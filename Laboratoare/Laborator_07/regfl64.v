==> flow/design.v <==
module regfl64#(
	parameter reg_w=64,
	parameter reg_cnt=8,
	parameter dec_w=3
)(
	input clk,
	input rst_b,
	input we,
	input [dec_w-1:0] s,
	input [reg_w-1:0] d,
	output [reg_cnt*reg_w-1:0] q
);
wire [reg_cnt-1:0] o;
wire [reg_w-1:0] data [reg_cnt-1:0];
dec #(
	.w(dec_w)
) dec0 (
	.s(s),
	.e(we),
	.o(o)
);
generate
genvar i;
for (i = 0; i < reg_cnt; i = i + 1) begin: reg_inst
	rgst64 #(.w(reg_w)) reg_inst(
		.clk(clk),
		.clr(1'b0),
		.rst_b(rst_b),
		.ld(o[i]),
		.d(d),
		.q(data[i])
	);
end
endgenerate
assign q = {data[7] , data[6] , data[5] , data[4] , data[3] , data[2] , data[1] , data[0]};
endmodule
module rgst64 #(
    parameter w=64
)(
    input clk, rst_b, ld, clr, input [w-1:0] d, output reg [w-1:0] q
);
    always @ (posedge clk, negedge rst_b)
        if (!rst_b)                 q <= 0;
        else if (clr)               q <= 0;
        else if (ld)                q <= d;
endmodule
module dec #(parameter w=2)(
	input [w-1:0] s,
	input e,
	output reg [2**w-1:0] o
);
	always @ (*) begin
		o = 0;
		if (e)
  		  o[s] = 1;
	end
endmodule
### Tool chain data of regfl64

What the tools print for regfl64, step after step.
Lines are those of the file above, counted from 1.
Operators: Yosys type, input widths -> output width; for muxes data width and select width s.
Library cell names are shortened.
Not given: n/a

| inputs | value |
|---|---|
| top module | regfl64 |
| clock input | clk |
| standard-cell library | sky130hd |
| timing corner | tt_025C_1v80 |

### Elaborated design

Yosys after proc, flatten, opt, wreduce and memory -nomap, before mapping. Enables and synchronous resets that opt folds into registers are not counted as muxes. Print and check cells are not counted. Equal cells are merged and count once.

| word-level totals | value |
|---|---|
| bits of input ports | 70 |
| flip-flop bits (word level) | 512 |
| cells after elaboration | 11 |

| cells by class | value |
|---|---|
| muxes and demuxes | 1 |
| add/sub/neg operators | 1 |
| shift-type cells | 1 |

Operators by type and width:

| kind | number |
|---|---|
| $shift 1x4->8 const A | 1 |
| $mux 8 | 1 |
| $neg 3->4 | 1 |

### Logic depth

Depth = most cells in a row (Yosys ltp): at word level without a register or memory, in the mapped netlist without a sequential cell, where the memories' decode and read muxes count.

| depth | value |
|---|---|
| depth in word-level cells | 3 |
| ABC_AREA | 0 |
| depth in mapped cells | 6 |
| gate-level depth less buffers | 5 |

### Netlist

Source: synth_stat.txt of the flow (Yosys; design flattened, memories mapped). It holds for the ABC_AREA given above (unset counts as 0); a run with the other value may have another netlist.

Cell types:

| type | number |
|---|---|
| dfrtp_1 | 512 |
| mux2_2 | 512 |
| buf_6 | 15 |
| buf_2 | 24 |
| buf_4 | 9 |
| ha_1 | 4 |
| nor2_2 | 6 |
| nor3b_1 | 2 |
| nand2_1 | 3 |
| nand3_2 | 1 |
| o21ai_2 | 1 |
| xnor2_1 | 1 |
| xor2_1 | 1 |
| inv_1 | 2 |
| and2_1 | 1 |
| nor2_1 | 1 |

| mapped netlist | value |
|---|---|
| flip-flop cells | 512 |
| mapped area | 0.0191021 mm² |
| area of sequential cells | 0.0128123 mm² |
| cells in the netlist | 1095 |
| buffer cells | 48 |

The figures by module come from a second, unflattened synthesis with its own total; it is not the netlist above.

| unflattened totals | value |
|---|---|
| cell total of the unflattened synthesis | 1671 |
| area total of the unflattened synthesis | 0.0210439 mm² |

Each row is one instance without its submodules.

By module:

| module | area (mm²) | seq. area (mm²) | instances | cells |
|---|---|---|---|---|
| rgst64 #(w=64) | 0.0026113 | 0.0016015 | 8 | 206 |
| dec #(w=3) | 0.0001501 | 0 | 1 | 22 |
| regfl64 | 0.0000038 | 0 | 1 | 1 |

### Timing after synthesis

Path of least setup slack by OpenSTA after synthesis, without wires, with an ideal clock, recovery checks aside; 20% of the period is set as input and as output delay. Where synthesis merged equal registers, the netlist keeps one of their names.

| timing path post-synthesis | value |
|---|---|
| kind | in2reg |
| start point | input s[0] |
| end point | register reg_inst[5].reg_inst.q[23] |
| buffers on the path | 1 |
| input delay | 0.374 ns |
| setup time | 0.125 ns |
| clock period | 1.87 ns |
| delay of the path | 1.546 ns |
| arrival | 1.795 ns |
| path slack | -0.050 ns |
| launch time at the first pin | 0.374 ns |
| driving pins on the path | 6 |
| data required time | 1.745 ns |
| period reached after synthesis | 1.92 ns |

"delay of the path" is the arrival time less input delay plus setup time.
"driving pins on the path": output pins that drive a net of the path, with the launching flip-flop's if there is one; two outputs of one cell count as two.
"period reached after synthesis" = period - worst setup slack (recovery checks aside). The figure is calculated, with input and output delays left at 20% of the set period.
Between the ends stands the longest chain of elaborated cells between them, by number of cells; it is not shown to be the way that was timed. Of several equally long chains one is given.
Each line given opens the expression or statement behind the cell; cells for indexed reads and writes are added by Yosys, which also makes memories of some case tables.
At most two assigning lines are given for a register; there are more.

| on the way, post-synthesis | value |
|---|---|
| path through | inv_1 ha_1 xnor2_1 nor2_2 buf_4 mux2_2 |
| cells in the longest elaborated chain | 3 |
| elaborated cells on any way between the ends | 3 |
| source lines of those cells | 2 |

Ends and longest elaborated chain, post-synthesis:

| element | line | source |
|---|---|---|
| start: declaration | 9 | `input [dec_w-1:0] s,` |
| $neg 3->4 | 55 | `o[s] = 1;` |
| $shift 1x4->8 | 55 |  |
| $mux 8 | 54 | `if (e)` |
| end: assignment | 44 | `else if (clr)               q <= 0;` |
| end: assignment | 45 | `else if (ld)                q <= d;` |
| end: declaration | 40 | `input clk, rst_b, ld, clr, input [w-1:0] d, output reg [w-1:0] q` |

### Worst path after layout

From the final timing report of entry B: the path of least setup slack in the routed layout; clock arrival at registers is part of the times.

| timing path after layout | value |
|---|---|
| kind | reg2out |
| start point | register reg_inst[4].reg_inst.q[45] |
| end point | output q[301] |
| buffers on the path | 1 |
| clock period | 1.48 ns |
| external output delay | 0.30 ns |
| launch time at the first pin | 0.58 ns |
| data required time | 1.18 ns |
| driving pins on the path | 2 |
| path slack | -0.08 ns |
| arrival | 1.26 ns |

At most two assigning lines are given for a register; there are more.

| on the way, after layout | value |
|---|---|
| path through | dfrtp_1 clkdlybuf4s15_1 |
| cells in the longest elaborated chain | 0 |
| elaborated cells on any way between the ends | 0 |
| source lines of those cells | 0 |

Ends and longest elaborated chain, after layout:

| element | line | source |
|---|---|---|
| start: declaration | 40 | `input clk, rst_b, ld, clr, input [w-1:0] d, output reg [w-1:0] q` |
| start: assignment | 43 | `if (!rst_b)                 q <= 0;` |
| start: assignment | 45 | `else if (ld)                q <= d;` |
| end: declaration | 11 | `output [reg_cnt*reg_w-1:0] q` |

Data sheet: physical implementation of regfl64

Module regfl64, platform sky130hd: 2 stored runs of the flow (Yosys, OpenROAD) with differing settings, in no particular order. Input and output delays are each 20% of the period that was set; the output load is 0.01 pF.
"achieved period": clock period set for the run, less the worst setup slack. It is reckoned from that one timing run; input and output delays stay at 20% of the period that was set.
"time on the worst setup path" = time allowed to the worst setup path (clock period - input delay - output delay, where it has them) - its slack; a late launch clock adds to it, a late capture clock takes from it.
"total power after layout" is the tool's figure for a default switching activity; nothing was simulated.
A setting shown as n/a is not set for that run.
Results: n/a = not shown.

| item | entry A | entry B |
|---|---|---|
| period_ns | 1.73 | 1.48 |
| CORE_UTILIZATION | 69 | 48 |
| SETUP_SLACK_MARGIN | 0.2 | -0.07 |
| TNS_END_PERCENT | 75 | n/a |
| GPL_TIMING_DRIVEN | 0 | n/a |
| SLEW_MARGIN | 20 | 20 |
| MIN_ROUTING_LAYER | met2 | n/a |
| CAP_MARGIN | 20 | 35 |
| CORE_MARGIN | 2 | 2 |
| PLACE_DENSITY_LB_ADDON | n/a | 0.25 |
| HOLD_SLACK_MARGIN | n/a | 0.11 |
| CORE_ASPECT_RATIO | n/a | 1.6 |
| CELL_PAD_IN_SITES_DETAIL_PLACEMENT | n/a | 1 |
| GPL_ROUTABILITY_DRIVEN | n/a | 0 |
| total power after layout (mW) | n/a | 48.858 |
| time on the worst setup path (ns) | n/a | 1.26 |
| kind of the worst setup path | n/a | reg2out |
| lowest setup slack (ns) | n/a | -0.078 |
| utilization after layout (%) | n/a | 71.0 |
| area of the die (mm²) | n/a | 0.0414519 |
| standard-cell area after routing (mm²) | n/a | 0.0279581 |
| achieved period (ns) | n/a | 1.558 |
| synthesis area (mm²) | n/a | 0.0191021 |
| total negative setup slack (ns) | n/a | -13.469 |

Entry A: no final report: placement broke off with GPL-0301
