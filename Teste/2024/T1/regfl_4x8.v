==> flow/design.v <==
module dec_1_4(
    input e,
    input [1:0] s,
    output reg [3:0] o
);
always @(*) begin
    case ({e, s})
        0, 1, 2, 3 : o = 4'b0000;  
        4 : o = 4'b0001;  
        5 : o = 4'b0010;  
        6 : o = 4'b0100;  
        default : o = 4'b1000;  
    endcase
end
endmodule
module mux_4_1 #(
    parameter width  = 8
)(
    input [width - 1 : 0] d0,
    input [width - 1 : 0] d1,
    input [width - 1 : 0] d2,
    input [width - 1 : 0] d3,
    input [1 :  0] s,
    output reg [width - 1: 0] o
);
always @(*) begin
    case(s)
        2'b00 : o = d0;
        2'b01 : o = d1;
        2'b10 : o = d2;
        2'b11 : o = d3;
    endcase
end
endmodule
module regfl_4x8(
    input clk,
    input rst_b,
    input [7 : 0] wr_data,
    input [1 : 0] wr_addr,
    input wr_e,
    input [1 : 0] rd_addr,
    output [7 : 0] rd_data 
);
wire [3 : 0] dec_out;
wire [7 : 0] rgst_out [0 : 3];
dec_1_4 circ1(
    .e(wr_e),
    .s(wr_addr),
    .o(dec_out)
);
genvar i;
generate
    for(i = 0; i < 4; i = i + 1) begin : rgst_blk
        rgst #(
            .width(8)
        ) rgst_i (
            .clk(clk),
            .rst_b(rst_b),
            .ld(dec_out[i]),
            .clr(1'b0),  
            .d(wr_data),
            .q(rgst_out[i])
        );
    end
endgenerate
mux_4_1 #(
    .width(8)
) circ3 (
    .d0(rgst_out[0]),
    .d1(rgst_out[1]),
    .d2(rgst_out[2]),
    .d3(rgst_out[3]),
    .s(rd_addr),
    .o(rd_data)
);
endmodule
module regfl4x8_tb;
    reg clk, rst_b, wr_e;
    reg [1:0] wr_addr, rd_addr;
    reg [7:0] wr_data;
    wire [7:0] rd_data;
    regfl_4x8 dut(.clk(clk), .rst_b(rst_b), .wr_e(wr_e), .wr_addr(wr_addr), .rd_addr(rd_addr), .wr_data(wr_data), .rd_data(rd_data));
    localparam CLK_PERIOD=100, RUNNING_CYCLES=5;
    initial begin
        clk=0;
        repeat (2*RUNNING_CYCLES) #(CLK_PERIOD/2) clk=~clk;
    end
    localparam RST_DURATION=25;
    initial begin
        rst_b=0;
        #RST_DURATION rst_b=~rst_b;
    end
    initial begin
                        wr_addr = 2'h0; wr_data = 8'h00; wr_e = 1; rd_addr = 2'h3;
        #(1*CLK_PERIOD) wr_addr = 2'h2; wr_data = 8'h01;           rd_addr = 2'h0;
        #(1*CLK_PERIOD) wr_addr = 2'h1; wr_data = 8'h02; wr_e = 0; rd_addr = 2'h1;
        #(1*CLK_PERIOD) wr_addr = 2'h3; wr_data = 8'h03; wr_e = 1; rd_addr = 2'h2;
        #(1*CLK_PERIOD) wr_addr = 2'h0; wr_data = 8'h04;           rd_addr = 2'h0;
    end
endmodule
module rgst #(
    parameter width = 8
)(
    input clk, 
    input rst_b,
    input ld,
    input clr,
    input [width - 1 : 0] d,
    output reg [width - 1 : 0] q
);
always @(posedge clk, negedge rst_b) begin
    if(!rst_b)
        q <= 0;
    else if(clr)
        q <= 0;
    else if(ld)
        q <= d;
end
endmodule
# --- From RTL to reports: regfl_4x8 ---
# Tool output for the design above, in the order of the flow.
# Lines are those of the file above, counted from 1.
# Operators carry their Yosys type and port widths (W data, S select, Z words).
# Cell names lack the library's common part.
setup:
  design: "regfl_4x8"
  clock_port: "clk"
  library: "sky130hd"
  corner: "tt_025C_1v80"

# --- Word level ---
# Yosys after proc, flatten, opt, wreduce and memory -nomap, before mapping. Enables and synchronous resets that opt folds into registers are not counted as muxes. Print and check cells are not counted. Equal cells are merged and count once.
word_totals:
  reg_bits: 32
  latch_bits: 0
  ram_bits: 0
  in_bits: 15
  rom_bits: 0
  mem_count: 0
  clocked_rd_ports_x_width: 0
  wordCells: 18
classes:
  eq_ne: 9
  reduce_logical: 3
  shifts: 0
  add_sub_neg: 0
  n_mul: 0
  cmp: 0
  muxes: 2
  div: 0
  n_logic: 0
ops:
  columns: ["cell", "n"]
  rows:
  - ["$pmux W8 S4", 1]
  - ["$pmux W4 S4", 1]
  - ["$eq A3 B3 Y1 const B", 3]
  - ["$eq A3 B2 Y1 const B", 2]
  - ["$eq A2 B2 Y1 const B", 2]
  - ["$reduce_or A4 Y1", 1]
  - ["$eq A3 B1 Y1 const B", 1]
  - ["$logic_not A3 Y1", 1]
  - ["$eq A2 B1 Y1 const B", 1]
  - ["$logic_not A2 Y1", 1]

# --- Longest topological paths ---
# Yosys ltp: most cells in a row. Word level: on the elaborated netlist, between registers, memories and ports. Mapped: between sequential cells and ports; inverters and the memories' decode and read muxes count.
depth:
  word_depth: 3
  ABC_AREA: 0
  ltp_mapped: 2
  ltp_nobuf: 2

# --- After synthesis ---
# The flow's flattened synthesis, as Yosys stat reports it; memories are mapped. The netlist is that of the ABC_AREA named above (0 if unset); the other value can give another one.
types:
  columns: ["type", "n"]
  rows:
  - ["dfrtp_1", 32]
  - ["mux2_2", 32]
  - ["mux4_2", 8]
  - ["nand3b_2", 2]
  - ["nor3b_4", 1]
  - ["buf_2", 2]
  - ["nand3_2", 1]
synth_totals:
  ff_cells: 32
  seqArea_um2: 800.8
  buffers: 2
  synth_area_um2: 1402.6
  stdcells: 78
# By module: a second synthesis without flattening, with its own total; a netlist apart from the flattened one above.
unflattened:
  cells_unflattened: 119
  hier_area_um2: 1539.0
# Each row is one instance without its submodules.
modules:
  columns: ["mod", "seq_area_um2", "n_inst", "area_um2", "cells"]
  rows:
  - ["rgst #(width=8)", 200.2, 4, 325.3, 26]
  - ["mux_4_1 #(width=8)", 0.0, 1, 196.4, 10]
  - ["dec_1_4", 0.0, 1, 37.5, 4]
  - ["regfl_4x8", 0.0, 1, 3.8, 1]

# --- Timing after synthesis ---
# OpenSTA on the mapped netlist: ideal clock, no wires. The path of least setup slack (recovery checks aside). Input and output delay are each 20% of the period. Register names are those of the netlist, which keeps one name where synthesis merged equal registers.
synth_timing:
  path_type: "input to output"
  startpoint: "in rd_addr[0]"
  endpoint: "out rd_data[0]"
  out_delay_ns: 0.252
  path_slack_ns: -0.022
  stages: 2
  path_buffers: 1
  input_delay_ns: 0.252
  tclk_ns: 1.26
  arrival_time_ns: 1.030
  delay_ns: 0.778
  required_ns: 1.008
  synth_period_reached_ns: 1.282
# "delay_ns" is the arrival time less input delay plus setup time.
# At an output port there is no setup time.
# "stages" counts driving pins, that of a launching flip-flop among them; a cell with two outputs on the path counts twice.
# "synth_period_reached_ns" is the clock period less the worst setup slack; recovery checks do not enter. This is arithmetic on one report: input and output delays are still those of the set period (20% each).
# The rows between start and end are the longest chain of elaborated cells between them; the timing report does not say that the signal goes this way. Where chains are equally long, one stands for them.
# A line is the first line of the expression or statement that the cell stems from. Yosys adds cells for indexed reads and writes and turns some case tables into memories.
synth_via:
  cell_sequence: "buf_2 > mux4_2"
  elab_chain_cells: 2
  cells_between: 5
  cone_lines: 1
synth_rtl:
  columns: ["item", "line_no", "text"]
  rows:
  - ["start: declaration", 41, "input [1 : 0] rd_addr,"]
  - ["$eq A2 B2 Y1", 27, "case(s)"]
  - ["$pmux W8 S4", 27, null]
  - ["end: declaration", 42, "output [7 : 0] rd_data"]

# --- Timing after layout ---
# From the final timing report of entry A: the path of least setup slack in the routed layout; clock arrival at registers is part of the times.
layout_timing:
  path_type: "register to output"
  startpoint: "reg rgst_blk[3].rgst_i.q[1]"
  endpoint: "out rd_data[1]"
  path_buffers: 1
  out_delay_ns: 0.35
  stages: 3
  tclk_ns: 1.75
  required_ns: 1.40
  path_slack_ns: 0.11
  arrival_time_ns: 1.29
# The rows between start and end are the longest chain of elaborated cells between them; the timing report does not say that the signal goes this way. Where chains are equally long, one stands for them.
# At most two assigning lines are given for a register; there are more.
layout_via:
  cell_sequence: "dfrtp_1 > mux4_2 > buf_6"
  elab_chain_cells: 1
  cells_between: 1
  cone_lines: 1
layout_rtl:
  columns: ["item", "line_no", "text"]
  rows:
  - ["start: declaration", 109, "output reg [width - 1 : 0] q"]
  - ["start: assignment", 113, "q <= 0;"]
  - ["start: assignment", 117, "q <= d;"]
  - ["$pmux W8 S4", 27, "case(s)"]
  - ["end: declaration", 42, "output [7 : 0] rd_data"]

Record of 2 stored runs of the RTL-to-layout flow on regfl_4x8, platform sky130hd. The runs are unordered. Constraints: input delay and output delay 20% of the set period each, output load 0.01 pF.
"achievedPeriod_ns": clock period set for the run, less the worst setup slack. It is reckoned from that one timing run; input and output delays stay at 20% of the period that was set.
"critical_path_time_ns" means the part of the period allowed to the worst setup path (the constraints hold back 20% at inputs and 20% at outputs) less its slack; where the path has registers, the arrival times of their clocks count too.
"design_power_uw" rests on the timing tool's default activity at the inputs, not on a simulated workload.

--- entry A ---
==> flow/run.sh <==
#!/bin/bash
# the make line also repeats the synthesis and layout settings of config.mk as NAME=value (left out here)
make -C /OpenROAD-flow-scripts/flow DESIGN_CONFIG=/design/flow/config.mk WORK_HOME=/design/flow/orfs CLKGATE_MAP_FILE= finish
==> flow/config.mk <==
export PLATFORM = sky130hd
export DESIGN_NAME = regfl_4x8
export DESIGN_NICKNAME = regfl_4x8
export VERILOG_FILES = /design/flow/design.v
export SDC_FILE = /design/flow/constraint.sdc
export NUM_CORES = 4
export LEC_CHECK = 0
export CAP_MARGIN = 15
export CELL_PAD_IN_SITES_DETAIL_PLACEMENT = 1
export CELL_PAD_IN_SITES_GLOBAL_PLACEMENT = 1
export CORE_ASPECT_RATIO = 1.37
export CORE_MARGIN = 2
export CORE_UTILIZATION = 30
export CTS_CLUSTER_SIZE = 54
export GPL_ROUTABILITY_DRIVEN = 0
export HOLD_SLACK_MARGIN = -0.04
export SETUP_SLACK_MARGIN = 0.23
export SLEW_MARGIN = 20
==> flow/constraint.sdc <==
create_clock -name core_clock -period 1.75 [get_ports {clk}]
set_input_delay 0.3500 -clock core_clock [delete_from_list [all_inputs] [get_ports {clk}]]
set_output_delay 0.3500 -clock core_clock [all_outputs]
set_load 0.01 [all_outputs]

==> results, as YAML <==
results:
  design_power_uw: 2021
  setupTns_ns: 0.000
  total_die_area_um2: 5244.7
  critical_path_time_ns: 1.29
  worst_path_kind: "register to output"
  achievedPeriod_ns: 1.635
  final_setup_ws_ns: 0.115
  post_route_stdcell_area_um2: 1955.6
  finish.utilization_pct: 42.8
  ys_area_um2: 1402.6

--- entry B ---
==> flow/run.sh <==
#!/bin/bash
# the make line also repeats the synthesis and layout settings of config.mk as NAME=value (left out here)
make -C /OpenROAD-flow-scripts/flow DESIGN_CONFIG=/design/flow/config.mk WORK_HOME=/design/flow/orfs CLKGATE_MAP_FILE= finish
==> flow/config.mk <==
export PLATFORM = sky130hd
export DESIGN_NAME = regfl_4x8
export DESIGN_NICKNAME = regfl_4x8
export VERILOG_FILES = /design/flow/design.v
export SDC_FILE = /design/flow/constraint.sdc
export NUM_CORES = 4
export LEC_CHECK = 0
export CAP_MARGIN = 15
export CORE_MARGIN = 2
export CORE_UTILIZATION = 50
export CTS_CLUSTER_SIZE = 91
export GPL_TIMING_DRIVEN = 1
export PLACE_DENSITY_LB_ADDON = 0.22
export SETUP_SLACK_MARGIN = -0.06
export SLEW_MARGIN = 20
export TNS_END_PERCENT = 45
==> flow/constraint.sdc <==
create_clock -name core_clock -period 1.17 [get_ports {clk}]
set_input_delay 0.2340 -clock core_clock [delete_from_list [all_inputs] [get_ports {clk}]]
set_output_delay 0.2340 -clock core_clock [all_outputs]
set_load 0.01 [all_outputs]

==> results, as YAML <==
results:
  finish.utilization_pct: 66.6
  total_die_area_um2: 3245.0
  post_route_stdcell_area_um2: 1804.2
  achievedPeriod_ns: 1.608
  final_setup_ws_ns: -0.438
  ys_area_um2: 1402.6
  setupTns_ns: -3.371
  design_power_uw: 2714
  critical_path_time_ns: 1.37
  worst_path_kind: "register to output"
